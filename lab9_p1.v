==> flow/design.v <==
`timescale 1ns / 1ps
module multiplier_seq(clk,rst,op_a,op_b,prod);
    input clk;
    input rst;
    input [3:0] op_a, op_b;
    output reg [7:0] prod;
    parameter s0_idle=0, s1_multiply=1, s2_update = 2, s3_done = 3;
    reg [1:0] NS, PS;
    reg [7:0] partial_prod;
    reg [7:0] multiplicand;
    reg [3:0] operand_bb;
    reg [2:0] shift_count;
    always @(posedge clk or posedge rst)
        begin
            if (rst)
                PS <= s0_idle;
            else
                PS <= NS;
        end
    always @(posedge clk)
        begin
            case(PS)
                s0_idle: begin
                    NS <= s1_multiply;
                    partial_prod <= 8'b0;
                    multiplicand <= {4'b0,op_a};
                    operand_bb <= op_b;
                    shift_count <= 3'b0;
                end
                s1_multiply: begin
                    if(operand_bb[0]==0 & shift_count<4)
                    begin
                        partial_prod <= partial_prod;
                        multiplicand <= multiplicand<<1;
                        operand_bb <= operand_bb>>1;
                        shift_count <= shift_count+3'b1;
                    end
                    else if (operand_bb[0]==1 & shift_count<4)
                    begin
                        partial_prod <= partial_prod+multiplicand;
                        multiplicand <= multiplicand<<1;
                        operand_bb <= operand_bb>>1;
                        shift_count <= shift_count+3'b1;
                    end
                    if(shift_count==4)
                    begin
                        NS <= s2_update;
                    end
                    else
                    begin
                        NS <= s1_multiply;
                    end
                end
                s2_update: begin
                    prod <= partial_prod; 
                    NS <= s3_done;
                end
                s3_done: begin
                    NS <= s0_idle;
                end
            endcase
        end
endmodule
# From RTL to reports: multiplier_seq
# The steps from the RTL of multiplier_seq to its reports follow in flow order.
# Lines are those of the file above, counted from 1.
# Operators: Yosys type, input widths -> output width; for muxes data width and select width s.
# A cell with n/a has no value.
# inputs
top_module,multiplier_seq
clock_port,clk
library,sky130hd
pvt_corner,tt_025C_1v80

# After elaboration
# Source: Yosys, flattened and elaborated, memories not mapped. Widths are those after wreduce. Registers that Yosys merges into a memory's read port (data or address) are not register bits. Print and check cells do not count. Equal cells are merged and count once.
# bits
ramBits,0
n_memories,0
rom_bits,0
word_cells,38
inputBits,10
clocked_rd_ports_x_width,0
regBits,35
out_inout_bits,8
latch_bits,0
# classes
reduce_and_logical,4
n_shift,0
n_eq,7
compare,1
muxes,14
logic,3
addsub,2
div,0
multipliers,0
# ops
operator,count
$pmux 8 s2,2
$mux 8,4
$add 8x8->8,1
$pmux 4 s2,1
$pmux 2 s4,1
$mux 4,2
$pmux 3 s2,1
$mux 3,2
$eq 2x2->1 const B,2
$ne 2x2->1 const B,2
$add 3x1->3 const B,1
$lt 3x3->1 const B,1
$eq 3x3->1 const B,1
$ne 3x3->1 const B,1
$reduce_and 3->1,1
$and 1x1->1,2
$eq 2x1->1 const B,1
$logic_not 2->1,1
$reduce_and 2->1,1
$reduce_bool 2->1,1
$mux 2,1
$not 1->1,1

# Longest topological paths
# Yosys ltp: most cells in a row. Word level: on the elaborated netlist, between registers, memories and ports. Mapped: between sequential cells and ports; inverters and the memories' decode and read muxes count.
# depth
depth_word,5
abc_area,0
depth_mapped,7
mapped_depth_nobuf,7

# After synthesis
# Source: synth_stat.txt of the flow (Yosys; design flattened, memories mapped). It holds for the ABC_AREA given above (unset counts as 0); a run with the other value may have another netlist.
# synth_totals
stdcells,130
sequential_area_um2,1021.0
mapped_area_um2,1606.5
flip_flops,35
buffers,3
# types
type,count,area_total_um2
sky130_fd_sc_hd__edfxtp_1,31,930.893
sky130_fd_sc_hd__ha_1,9,112.608
sky130_fd_sc_hd__nand2_1,19,71.318
sky130_fd_sc_hd__and2_1,8,50.048
sky130_fd_sc_hd__dfrtp_1,2,50.048
sky130_fd_sc_hd__dfxtp_1,2,40.038
sky130_fd_sc_hd__inv_1,10,37.536
sky130_fd_sc_hd__a21oi_1,6,30.029
sky130_fd_sc_hd__nor2_1,6,22.522
sky130_fd_sc_hd__fa_1,1,20.019
sky130_fd_sc_hd__nor3_1,4,20.019
sky130_fd_sc_hd__nor2b_1,3,18.768
sky130_fd_sc_hd__xnor2_1,2,17.517
sky130_fd_sc_hd__nand3_1,3,15.014
sky130_fd_sc_hd__o21a_1,2,15.014
sky130_fd_sc_hd__o21ai_0,3,15.014
sky130_fd_sc_hd__o21bai_1,2,15.014
sky130_fd_sc_hd__o31ai_1,2,15.014
# Not listed: further types 13, cells in them 15.

# Timing after synthesis
# Source: OpenSTA report_checks on the synthesized netlist (no wires, ideal clock, input and output delay 20% of the period each), path of least setup slack; recovery checks are left aside. Register names are those of the netlist, which keeps one name where synthesis merged equal registers.
# synth_path
path_type,reg-to-reg
start,reg shift_count[2]
end,reg partial_prod[0]
arrival_ns,2.013
delay_ns,2.398
launch_ns,0.000
required_ns,3.535
setup_slack_ns,1.521
stages,3
n_path_buf,0
setup_time_ns,0.385
period_ns,3.92
period_less_setup_slack_ns,2.399
# "delay_ns" is the arrival time less input delay plus setup time.
# "stages": output pins that drive a net of the path, with the launching flip-flop's if there is one; two outputs of one cell count as two.
# "period_less_setup_slack_ns" = period - worst setup slack (recovery checks aside). The figure is calculated, with input and output delays left at 20% of the set period.
# The rows between start and end are the longest chain of elaborated cells between them; the timing report does not say that the signal goes this way. Where chains are equally long, one stands for them.
# Each line given opens the expression or statement behind the cell; cells for indexed reads and writes are added by Yosys, which also makes memories of some case tables.
# A register here has more assigning lines than the two given.
# The path ends at the enable pin of a flip-flop; only ways to that pin are counted.
# synth_between
path_cell_list,sky130_fd_sc_hd__edfxtp_1 sky130_fd_sc_hd__a21oi_1 sky130_fd_sc_hd__a21boi_0
elab_chain_len,4
cone_cells,6
cone_classes,compare (1); eq/ne (2); logic (2); reduce/logical (1)
# synth_lines
item,line,text
"start, declared",12,reg [2:0] shift_count;
"start, assigned",36,shift_count <= shift_count+3'b1;
"start, assigned",43,shift_count <= shift_count+3'b1;
$lt 3x3->1,38,else if (operand_bb[0]==1 & shift_count<4)
$and 1x1->1,38,
$ne 2x2->1,n/a,
$reduce_and 3->1,n/a,
"end, assigned",33,partial_prod <= partial_prod;
"end, assigned",40,partial_prod <= partial_prod+multiplicand;
"end, declared",9,reg [7:0] partial_prod;

# Worst path after layout
# Path of least setup slack in the final report of stored run 1 (OpenROAD, finished layout, wires in). Where an end is a register, its clock arrival counts in the times.
# layout_path
path_type,reg-to-reg
start,reg partial_prod[1]
end,reg partial_prod[5]
required_ns,2.27
stages,6
setup_slack_ns,0.33
n_path_buf,0
period_ns,2.24
arrival_ns,1.95
launch_ns,0.28
setup_time_ns,0.25
# The rows between start and end are the longest chain of elaborated cells between them; the timing report does not say that the signal goes this way. Where chains are equally long, one stands for them.
# A register here has more assigning lines than the two given.
# layout_between
path_cell_list,sky130_fd_sc_hd__edfxtp_1 sky130_fd_sc_hd__ha_1 sky130_fd_sc_hd__a211oi_2 sky130_fd_sc_hd__o21bai_1 sky130_fd_sc_hd__mux2i_1 sky130_fd_sc_hd__a311o_1
elab_chain_len,4
cone_cells,4
cone_lines,4
cone_classes,add/sub (1); mux (3)
# layout_lines
item,line,text
"start, declared",9,reg [7:0] partial_prod;
"start, assigned",33,partial_prod <= partial_prod;
"start, assigned",40,partial_prod <= partial_prod+multiplicand;
$add 8x8->8,40,
$mux 8,38,else if (operand_bb[0]==1 & shift_count<4)
$mux 8,31,if(operand_bb[0]==0 & shift_count<4)
$pmux 8 s2,22,case(PS)
"end, assigned",33,
"end, assigned",40,
"end, declared",9,

# Design multiplier_seq on sky130hd. What follows are 2 stored runs of the flow, each under its own settings; their order means nothing. The constraints put input and output delay at 20% of the set period each and load the outputs with 0.01 pF.
# By "timing.achieved_period_ns" is meant the clock period of the run minus its worst setup slack. This is arithmetic on one report: input and output delays are still those of the set period (20% each).
# "critical_path_time_ns": the worst setup path's part of the clock period (all of it between registers, 20% less for each end at a port) less its slack. A launch clock that arrives late makes it longer, a capture clock that arrives late makes it shorter.
# "total_power_mw" rests on the timing tool's default activity at the inputs, not on a simulated workload.
# Among the settings, n/a means not set for that run.
stored run,period_ns,CAP_MARGIN,CORE_MARGIN,CORE_UTILIZATION,SLEW_MARGIN,PLACE_DENSITY,TNS_END_PERCENT,ABC_AREA,GPL_ROUTABILITY_DRIVEN,CTS_CLUSTER_SIZE,final_stdcell_area_um2,timing.achieved_period_ns,die_area_um2,utilization_pct,setup_worst_slack_ns,total_power_mw,ys_area_um2,setup_tns_ns,critical_path_time_ns,worst_setup_path_type
stored run 1,2.24,20,2,40,20,n/a,n/a,n/a,n/a,n/a,1948.1,1.914,4539.4,49.4,0.326,1.316,1606.5,0.000,1.91,reg-to-reg
stored run 2,2.28,20,2,31,15,0.75,100,0,1,30,1965.6,1.842,5774.5,39.0,0.438,1.290,1606.5,0.000,1.84,reg-to-reg
